==> flow/design.v <==
module reg32 (clock, resetn, D, byteenable, Q);
	input clock, resetn;
	input [3:0] byteenable;
	input [31:0] D;
	output reg [31:0] Q;
	always@(posedge clock)
		if (!resetn)
			Q <= 32'b0;
		else
		begin
			if (byteenable[0]) Q[7:0] <= D[7:0];
			if (byteenable[1]) Q[15:8] <= D[15:8];
			if (byteenable[2]) Q[23:16] <= D[23:16];
			if (byteenable[3]) Q[31:24] <= D[31:24];
		end
endmodule
module reg32_avalon_interface(clock, resetn, write, writedata, read, readdata, byteenable, chipselect, Q);
	input clock, resetn;
	input read, write, chipselect;
	input [3:0] byteenable;
	input [31:0] writedata;
	output [31:0] readdata;
	output [31:0] Q;
	wire[3:0] local_byteenable;
	wire[31:0] to_reg, from_reg;
	assign to_reg = writedata;
	assign local_byteenable = (chipselect & write) ? byteenable : 4'd0;
	assign readdata = from_reg;
	assign Q = from_reg;
	reg32 U1(.clock(clock), .resetn(resetn), .D(to_reg), .byteenable(local_byteenable), .Q(from_reg));
endmodule
== Step by step through the tools: reg32_avalon_interface ==
What the tools print for reg32_avalon_interface, step after step.
Lines are those of the file above, counted from 1.
A cell with n/a has no value.

* Design top: reg32_avalon_interface
* Clock port: clock
* Cell library: sky130hd
* Timing corner: tt_025C_1v80

== Elaborated design ==
Counts by Yosys on the flattened word-level netlist (proc, flatten, opt, wreduce; memories kept). Register bits leave out memories and registers merged into their read ports (data or address); mux counts leave out enables and synchronous resets folded into registers. Print and check cells are left out. Cells with the same type and inputs are merged into one.

* Muxes and demuxes: 1
* Bitwise logic cells: 1

{| class="wikitable"
|+ Operators by type and width
! kind !! number
|-
| 4-bit two-way mux || 1
|-
| 1-bit AND || 1
|}

* Output and inout bits: 64
* Word-level cells: 6
* Register bits: 32

== Depth ==
Depth = most cells in a row (Yosys ltp): at word level without a register or memory, in the mapped netlist without a sequential cell, where the memories' decode and read muxes count.

* Depth after elaboration: 2
* ABC_AREA: 0
* Depth in mapped cells: 4

== Mapped cells and area ==
The flow's flattened synthesis, as Yosys stat reports it; memories are mapped. The netlist is that of the ABC_AREA named above (0 if unset); the other value can give another one.
Totals and module areas in this step are rounded.

* Buffers: 43
* Synthesis area: 0.0016 mm^2
* Flip-flops: 32
* Area of sequential cells: 0.00064 mm^2
* Cell count: 175

{| class="wikitable"
|+ Cells by type
! type !! number !! area in all (um^2)
|-
| sky130_fd_sc_hd__dfxtp_1 || 32 || 640.614
|-
| sky130_fd_sc_hd__mux2i_1 || 32 || 320.307
|-
| sky130_fd_sc_hd__buf_4 || 34 || 255.245
|-
| sky130_fd_sc_hd__nand2_1 || 64 || 240.23
|-
| sky130_fd_sc_hd__buf_6 || 5 || 56.304
|-
| sky130_fd_sc_hd__and3_1 || 4 || 25.024
|-
| sky130_fd_sc_hd__buf_2 || 3 || 15.014
|-
| sky130_fd_sc_hd__clkbuf_4 || 1 || 7.507
|}

The figures by module come from a second, unflattened synthesis with its own total; it is not the netlist above.

* Cells (unflattened synthesis): 139
* Area (unflattened synthesis): 0.0015 mm^2

Rows give one instance, submodules left out.

{| class="wikitable"
|+ By module
! module !! area (mm^2) !! times used !! cells
|-
| reg32 || 0.0012 || 1 || 103
|-
| reg32_avalon_interface || 0.00027 || 1 || 36
|}

== Path before layout ==
Source: OpenSTA report_checks on the synthesized netlist (no wires, ideal clock, input and output delay 20% of the period each), path of least setup slack; recovery checks are left aside. Register names are those of the netlist, which keeps one name where synthesis merged equal registers.

* Path type: input to register
* Start: in chipselect
* End: reg U1.Q[0]
* Slack: 89 ps
* Library setup time: 119 ps
* Arrival: 562 ps
* Clock period: 770 ps
* Input delay: 154 ps
* Delay of the path: 527 ps
* Stages on the path: 3
* Period reached after synthesis: 681 ps

"delay of the path" = arrival - input delay + setup time.
"stages on the path": output pins that drive a net of the path, with the launching flip-flop's if there is one; two outputs of one cell count as two.
"period reached after synthesis" is the clock period less the worst setup slack; recovery checks do not enter. This is arithmetic on one report: input and output delays are still those of the set period (20% each).
The rows between start and end are the longest chain of elaborated cells between them; the timing report does not say that the signal goes this way. Where chains are equally long, one stands for them.
Each line given opens the expression or statement behind the cell; cells for indexed reads and writes are added by Yosys, which also makes memories of some case tables.

* Path through: sky130_fd_sc_hd__and3_1 sky130_fd_sc_hd__buf_6 sky130_fd_sc_hd__mux2i_1
* Length of the longest elaborated chain: 2
* Elaborated cells on any way between the ends: 2
* RTL lines with such cells: 1
* Those cells by class: mux: 1; logic: 1

{| class="wikitable"
|+ RTL lines, path after synthesis
! item !! RTL line !! RTL
|-
| from (decl) || 19 || <nowiki>input read, write, chipselect;</nowiki>
|-
| 1-bit AND || 27 || <nowiki>assign local_byteenable = (chipselect & write) ? byteenable : 4'd0;</nowiki>
|-
| 4-bit two-way mux || 27 ||
|-
| to (assign) || 8 || <nowiki>Q <= 32'b0;</nowiki>
|-
| to (assign) || 11 || <nowiki>if (byteenable[0]) Q[7:0] <= D[7:0];</nowiki>
|-
| to (decl) || 5 || <nowiki>output reg [31:0] Q;</nowiki>
|}

== Path in the finished layout ==
From the final timing report of record 1: the path of least setup slack in the routed layout; clock arrival at registers is part of the times.
The path's times are printed in steps of 10 ps; the period is the one set.

* Path type: register to output
* Start: reg U1.Q[0]
* End: out readdata[0]
* Arrival: 750 ps
* Output delay: 160 ps
* Stages on the path: 2
* Clock period: 804 ps
* Slack: -110 ps

* Path through: sky130_fd_sc_hd__dfxtp_4 sky130_fd_sc_hd__buf_6
* Length of the longest elaborated chain: 0
* Elaborated cells on any way between the ends: 0
* RTL lines with such cells: 0

{| class="wikitable"
|+ RTL lines, path post-layout
! item !! RTL line !! RTL
|-
| from (decl) || 5 || <nowiki>output reg [31:0] Q;</nowiki>
|-
| from (assign) || 8 || <nowiki>Q <= 32'b0;</nowiki>
|-
| from (assign) || 11 || <nowiki>if (byteenable[0]) Q[7:0] <= D[7:0];</nowiki>
|-
| to (decl) || 22 || <nowiki>output [31:0] readdata;</nowiki>
|}

Wiki page: reg32_avalon_interface / flow data

2 stored runs of reg32_avalon_interface in the flow (synthesis by Yosys, layout by OpenROAD, sky130hd cells), in arbitrary order. Constraints: input delay and output delay 20% of the set period each, output load 0.01 pF.
By "achieved clock period" is meant the clock period of the run minus its worst setup slack. This is arithmetic on one report: input and output delays are still those of the set period (20% each).
"worst setup path time" = time allowed to the worst setup path (clock period - input delay - output delay, where it has them) - its slack; a late launch clock adds to it, a late capture clock takes from it.
"power" rests on the timing tool's default activity at the inputs, not on a simulated workload.
"worst setup path time" is known to 10 ps.
The measured numbers are rounded.

Record 1
==> flow/run.sh <==
#!/bin/bash
# the make line also repeats the synthesis and layout settings of config.mk as NAME=value (left out here)
make -C /OpenROAD-flow-scripts/flow DESIGN_CONFIG=/design/flow/config.mk WORK_HOME=/design/flow/orfs CLKGATE_MAP_FILE= finish
==> flow/config.mk <==
export PLATFORM = sky130hd
export DESIGN_NAME = reg32_avalon_interface
export DESIGN_NICKNAME = reg32_avalon_interface
export VERILOG_FILES = /design/flow/design.v
export SDC_FILE = /design/flow/constraint.sdc
export NUM_CORES = 4
export LEC_CHECK = 0
export CAP_MARGIN = 20
export CORE_MARGIN = 2
export CORE_UTILIZATION = 40
export SETUP_SLACK_MARGIN = 0.05
export SLEW_MARGIN = 20
==> flow/constraint.sdc <==
create_clock -name core_clock -period 0.804 [get_ports {clock}]
set_input_delay 0.1608 -clock core_clock [delete_from_list [all_inputs] [get_ports {clock}]]
set_output_delay 0.1608 -clock core_clock [all_outputs]
set_load 0.01 [all_outputs]

==> results of record 1 <==
chip area after synthesis (Yosys): 0.0016 mm^2
die area: 0.0044 mm^2
standard-cell area of the final layout: 0.0026 mm^2
utilization: 69%
worst setup slack after layout: -110 ps
total negative slack: -6,000 ps
worst hold slack: 330 ps
power: 3,600 µW
achieved clock period: 910 ps
worst setup path time: 750 ps
worst setup path kind: register to output

Record 2
==> flow/run.sh <==
#!/bin/bash
# the make line also repeats the synthesis and layout settings of config.mk as NAME=value (left out here)
make -C /OpenROAD-flow-scripts/flow DESIGN_CONFIG=/design/flow/config.mk WORK_HOME=/design/flow/orfs CLKGATE_MAP_FILE= finish
==> flow/config.mk <==
export PLATFORM = sky130hd
export DESIGN_NAME = reg32_avalon_interface
export DESIGN_NICKNAME = reg32_avalon_interface
export VERILOG_FILES = /design/flow/design.v
export SDC_FILE = /design/flow/constraint.sdc
export NUM_CORES = 4
export LEC_CHECK = 0
export CAP_MARGIN = 20
export CELL_PAD_IN_SITES_DETAIL_PLACEMENT = 1
export CORE_MARGIN = 2
export CORE_UTILIZATION = 61
export GPL_TIMING_DRIVEN = 0
export PLACE_DENSITY_LB_ADDON = 0.14
export SLEW_MARGIN = 35
==> flow/constraint.sdc <==
create_clock -name core_clock -period 0.498 [get_ports {clock}]
set_input_delay 0.0996 -clock core_clock [delete_from_list [all_inputs] [get_ports {clock}]]
set_output_delay 0.0996 -clock core_clock [all_outputs]
set_load 0.01 [all_outputs]

==> results of record 2 <==
did not finish, placement stopped with FLW-0024
